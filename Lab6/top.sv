==> flow/design.v <==
module ALU (
	input logic[31:0] SrcA, 
	input logic [31:0] SrcB, 
	input logic [2:0] ALUControl, 
	output logic[31:0] ALUResult
); 
always_comb begin
	ALUResult = 32'b0; 
	if (ALUControl == 3'b010) begin 
		ALUResult = SrcA + SrcB; 
	end
	else if (ALUControl == 3'b110) begin 
		ALUResult = SrcA - SrcB;
	end
end
endmodule
module display(
	input logic [3:0] data_in, 
	output logic [6:0] segments
); 
always_comb
begin 
	case(data_in)
		4'h0: segments = 7'b1000000;  
      4'h1: segments = 7'b1111001;  
      4'h2: segments = 7'b0100100;  
      4'h3: segments = 7'b0110000;  
      4'h4: segments = 7'b0011001;  
      4'h5: segments = 7'b0010010;  
      4'h6: segments = 7'b0000010;  
      4'h7: segments = 7'b1111000;  
      4'h8: segments = 7'b0000000;  
      4'h9: segments = 7'b0010000;  
      default: segments = 7'b1111111; 
    endcase
end
endmodule
module register_file(input logic clk, rst, 
		input logic[4:0] A1, A2, A3,  
		input logic[31:0] WD3,  
		input logic WE3,  
		output logic[31:0] RD1,  
		output logic[31:0] RD2,  
		output logic[31:0] prode  
); 
logic[31:0] rf_regs[31:0];
assign prode = rf_regs[1];
assign RD1 = rf_regs[A1]; 
assign RD2 = rf_regs[A2];
always_ff @ (posedge clk or negedge rst)
begin 
	if (!rst) begin 
		for (int i = 0; i < 32; i++) begin 
			rf_regs[i] <= i;
		end 
	end
	else begin 
		if (WE3) begin 
			rf_regs[A3] <= WD3;  
		end
	end
end
endmodule
module top(
	input logic clk, rst,
	input logic[1:0] sw,  
	output logic[31:0] ALUResult,  
	output logic[31:0] RD1, RD2,  
	output logic[31:0] prode_register_file,  
	output logic[6:0] display_led  
);
logic[31:0] inst_0 = 32'b0;
logic[31:0] inst_1 = 32'b100100_00101_00010_00001_0000_0000_000; 
logic[31:0] inst_2 = 32'b101100_00101_00011_00001_0000_0000_000; 
logic[31:0] inst_ex;
assign inst_ex = (sw==1)? inst_1:(sw==2)? inst_2: inst_0;
register_file r_f(.clk(clk),.rst(rst),
.A1(inst_ex[25:21]),.A2(inst_ex[20:16]),.A3(inst_ex[15:11]),
.WD3(ALUResult),
.WE3(1),
.RD1(RD1),
.RD2(RD2),
.prode(prode_register_file)
);
ALU t1(
.SrcA(RD1),
.SrcB(RD2),
.ALUControl(inst_ex[29:27]),
.ALUResult(ALUResult)
);
display t2(.data_in(prode_register_file), 
.segments(display_led));
endmodule
Step by step through the tools: top:

The steps from the RTL of top to its reports follow in flow order.
Line numbers count from 1 in the design file above.
Operators carry their Yosys type and port widths (W data, S select, Z words).
The mark n/a stands for no value.

* top: top
* clock input: clk
* cell library: sky130hd
* timing corner: tt_025C_1v80

After elaboration:

Counts by Yosys on the flattened word-level netlist (proc, flatten, opt, wreduce). Print and check cells are left out. Cells with the same type and inputs are merged into one.
Yosys's memory passes give these memory sizes; they may raise the number of words (mostly to a power of two), join words into wider ones and drop unused or constant bits.

* ROM bits: 112
* input bits: 4
* register bits: 1024
* output and inout port bits: 135
* memory cells: 1

Memory list
* (no name shown): depth 16, width 7, rd ports 1, wr ports 0, line 23 `case(data_in)`

* reduce/logical cells: 3
* eq/ne operators: 97
* add/subtract/negate cells: 2
* mux-type cells: 6

Operator list (count)
* $pmux W32 S32: 2
* $eq A5 B5 Y1 const B: 48
* $eq A5 B4 Y1 const B: 24
* $mux W32: 2
* $eq A5 B3 Y1 const B: 12
* $mux W30: 2
* $add A32 B32 Y32: 1
* $sub A32 B32 Y32: 1
* $eq A5 B2 Y1 const B: 6
* $eq A5 B1 Y1 const B: 3
* $logic_not A5 Y1: 3
* $eq A3 B2 Y1 const B: 1
* $eq A3 B3 Y1 const B: 1
* $eq A2 B1 Y1 const B: 1
* $eq A2 B2 Y1 const B: 1

Logic depth:

Longest topological path by Yosys (ltp), each cell counted once; first at word level (registers and memories cut), then after technology mapping (sequential cells cut; the memories' decode and read muxes count).

* depth after elaboration: 8
* ABC_AREA: 0
* gate-level depth with buffers: 16
* gate-level depth less buffers: 15

Netlist:

Source: synth_stat.txt of the flow (Yosys; design flattened, memories mapped). It holds for the ABC_AREA given above (unset counts as 0); a run with the other value may have another netlist.
Totals and module areas in this step are rounded.

Cell types
* sky130_fd_sc_hd__dfrtp_1: count 63, total area 1.58E+03 um2
* sky130_fd_sc_hd__ha_1: count 71, total area 888.352 um2
* sky130_fd_sc_hd__mux2_2: count 41, total area 461.693 um2
* sky130_fd_sc_hd__inv_1: count 83, total area 311.549 um2
* sky130_fd_sc_hd__nand2_1: count 72, total area 270.259 um2
* sky130_fd_sc_hd__a21oi_1: count 51, total area 255.245 um2
* sky130_fd_sc_hd__xnor2_1: count 27, total area 236.477 um2
* sky130_fd_sc_hd__nor2_1: count 62, total area 232.723 um2
* sky130_fd_sc_hd__o21ai_0: count 33, total area 165.158 um2
* sky130_fd_sc_hd__clkbuf_1: count 31, total area 116.362 um2
* sky130_fd_sc_hd__and2_1: count 18, total area 112.608 um2
* sky130_fd_sc_hd__a21o_1: count 14, total area 105.101 um2
* sky130_fd_sc_hd__o21bai_1: count 14, total area 105.101 um2
* sky130_fd_sc_hd__a31oi_1: count 16, total area 100.096 um2
* sky130_fd_sc_hd__nand2b_1: count 14, total area 87.584 um2
* sky130_fd_sc_hd__nor2b_1: count 14, total area 87.584 um2
* sky130_fd_sc_hd__nand3_1: count 15, total area 75.072 um2
* sky130_fd_sc_hd__o21a_1: count 10, total area 75.072 um2

Other cell types: 54; their cells: 138.

* mapped cells: 787
* flip-flop cells: 64
* synthesis area: 6435 um2
* buffers: 39

By module: a second synthesis without flattening, with its own total; a netlist apart from the flattened one above.

* cells (unflattened synthesis): 4984
* area (unflattened synthesis): 55880 um2

Rows give one instance, submodules left out.

By module
* register_file: times used 1, cells 4394, seq. area 25720 um2, area 52050 um2
* ALU: times used 1, cells 555, seq. area 0.0 um2, area 3600 um2
* display: times used 1, cells 30, seq. area 0.0 um2, area 202.7 um2
* top: times used 1, cells 5, seq. area 0.0 um2, area 27.5 um2

Worst setup path after synthesis:

Source: OpenSTA report_checks on the synthesized netlist (no wires, ideal clock, input and output delay 20% of the period each), path of least setup slack; recovery checks are left aside. Register names are those of the netlist, which keeps one name where synthesis merged equal registers.

* kind: input -> output
* start point: input sw[0]
* end point: output ALUResult[28]
* driving pins on the path: 15
* setup slack: 1.181 ns
* launch time at the first pin: 1.664 ns
* external output delay: 1.664 ns
* clock period: 8.32 ns
* delay of the path: 3.811 ns
* input delay: 1.664 ns
* path buffers: 2
* data arrival time: 5.475 ns
* required time: 6.656 ns
* period reached after synthesis: 7.139 ns

"delay of the path" = arrival - input delay + setup time.
At an output port there is no setup time.
"driving pins on the path" counts driving pins, that of a launching flip-flop among them; a cell with two outputs on the path counts twice.
"period reached after synthesis" = period - worst setup slack (recovery checks aside). The figure is calculated, with input and output delays left at 20% of the set period.
Between the ends stands the longest chain of elaborated cells between them, by number of cells; it is not shown to be the way that was timed. Of several equally long chains one is given.
Each line given opens the expression or statement behind the cell; cells for indexed reads and writes are added by Yosys, which also makes memories of some case tables.

* cells stage by stage: sky130_fd_sc_hd__inv_1 sky130_fd_sc_hd__ha_1 sky130_fd_sc_hd__clkbuf_1 sky130_fd_sc_hd__clkbuf_1 sky130_fd_sc_hd__mux2_2 sky130_fd_sc_hd__ha_1 sky130_fd_sc_hd__fa_1 sky130_fd_sc_hd__o21ba_1 sky130_fd_sc_hd__o211a_1 sky130_fd_sc_hd__o2111ai_2 sky130_fd_sc_hd__o211ai_4 sky130_fd_sc_hd__o311ai_0 sky130_fd_sc_hd__nor3b_1 sky130_fd_sc_hd__nor4_2 sky130_fd_sc_hd__nor2_1
* cells in the longest elaborated chain: 8
* elaborated cells on any way between the ends: 76
* RTL lines with such cells: 7
* those cells by class: 2 x add/sub; 66 x eq/ne; 6 x mux; 2 x reduce/logical

RTL lines, path after synthesis
* start: declaration: line 66 `input logic[1:0] sw,`
* $eq A2 B2 Y1: line 76 `assign inst_ex = (sw==1)? inst_1:(sw==2)? inst_2: inst_0;`
* $mux W30 x2: line 76
* $eq A5 B5 Y1: line 49 `assign RD2 = rf_regs[A2];`
* $pmux W32 S32: line 49
* $sub A32 B32 Y32: line 13 `ALUResult = SrcA - SrcB;`
* $mux W32: line 12 `else if (ALUControl == 3'b110) begin`
* $mux W32: line 9 `if (ALUControl == 3'b010) begin`
* end: declaration: line 67 `output logic[31:0] ALUResult,`

Some nets on the timed path still bear RTL names; the line given drives or declares the net.

Nets with RTL names, path after synthesis (line)
* RD2[0]: 49

Path in the finished layout:

From the final timing report of entry A: the path of least setup slack in the routed layout; clock arrival at registers is part of the times.

* kind: input -> output
* start point: input sw[0]
* end point: output ALUResult[15]
* launch time at the first pin: 2.04 ns
* external output delay: 2.04 ns
* required time: 8.16 ns
* data arrival time: 7.03 ns
* input delay: 2.04 ns
* path buffers: 2
* setup slack: 1.13 ns
* clock period: 10.2 ns
* driving pins on the path: 16

Between the ends stands the longest chain of elaborated cells between them, by number of cells; it is not shown to be the way that was timed. Of several equally long chains one is given.

* cells stage by stage: sky130_fd_sc_hd__clkdlybuf4s50_1 sky130_fd_sc_hd__inv_1 sky130_fd_sc_hd__ha_2 sky130_fd_sc_hd__clkinvlp_4 sky130_fd_sc_hd__nor2_1 sky130_fd_sc_hd__inv_1 sky130_fd_sc_hd__ha_1 sky130_fd_sc_hd__nor2b_1 sky130_fd_sc_hd__o2111a_1 sky130_fd_sc_hd__o31ai_1 sky130_fd_sc_hd__a21oi_1 sky130_fd_sc_hd__o41a_1 sky130_fd_sc_hd__o41ai_1 sky130_fd_sc_hd__mux2_2 sky130_fd_sc_hd__nand2_1 sky130_fd_sc_hd__clkdlybuf4s50_1
* cells in the longest elaborated chain: 8
* elaborated cells on any way between the ends: 76
* RTL lines with such cells: 7
* those cells by class: 2 x add/sub; 66 x eq/ne; 6 x mux; 2 x reduce/logical

RTL lines, path after layout
* start: declaration: line 66 `input logic[1:0] sw,`
* $eq A2 B2 Y1: line 76 `assign inst_ex = (sw==1)? inst_1:(sw==2)? inst_2: inst_0;`
* $mux W30 x2: line 76
* $eq A5 B5 Y1: line 48 `assign RD1 = rf_regs[A1];`
* $pmux W32 S32: line 48
* $sub A32 B32 Y32: line 13 `ALUResult = SrcA - SrcB;`
* $mux W32: line 12 `else if (ALUControl == 3'b110) begin`
* $mux W32: line 9 `if (ALUControl == 3'b010) begin`
* end: declaration: line 67 `output logic[31:0] ALUResult,`

Memo
Re: implementation data of top

Measured data: module top, platform sky130hd, 2 stored runs of the flow under differing settings, order arbitrary. Input and output delays are each 20% of the period that was set; the output load is 0.01 pF.
"achieved clock period": clock period set for the run, less the worst setup slack. It is reckoned from that one timing run; input and output delays stay at 20% of the period that was set.
Measured values are rounded.

### Entry A

Settings: `period_ns=10.2`, `CORE_UTILIZATION=69`, `SETUP_SLACK_MARGIN=0.83`, `PLACE_DENSITY_LB_ADDON=0.02`, `CORE_ASPECT_RATIO=1.15`, `CORE_MARGIN=6`, `CELL_PAD_IN_SITES_DETAIL_PLACEMENT=0`, `GPL_TIMING_DRIVEN=1`, `GPL_ROUTABILITY_DRIVEN=0`, `CTS_CLUSTER_DIAMETER=297`, `CAP_MARGIN=0`, `MAX_ROUTING_LAYER=met5`, `SLEW_MARGIN=20`

- Full die area: 11,790 um2
- Worst slack on setup checks: 1.133 ns
- Worst-case hold slack: 0.488 ns
- Std-cell area (final layout): 8,054 um2
- Final design utilization: 89.7%
- Mapped cell area after synthesis: 6,435 um2
- Achieved clock period: 9.067 ns

### Entry B

Settings: `period_ns=4.78`, `CORE_UTILIZATION=23`, `PLACE_DENSITY=0.91`, `CORE_ASPECT_RATIO=1.04`, `CORE_MARGIN=7`, `CELL_PAD_IN_SITES_GLOBAL_PLACEMENT=2`, `TNS_END_PERCENT=25`, `ABC_AREA=0`, `GPL_ROUTABILITY_DRIVEN=0`, `CTS_CLUSTER_DIAMETER=141`, `SLEW_MARGIN=10`, `CAP_MARGIN=20`

- Mapped cell area after synthesis: 6,435 um2
- Worst slack on setup checks: -0.404 ns
- Achieved clock period: 5.184 ns
- Final design utilization: 40.5%
- Worst-case hold slack: 0.478 ns
- Std-cell area (final layout): 11,160 um2
- Full die area: 32,860 um2
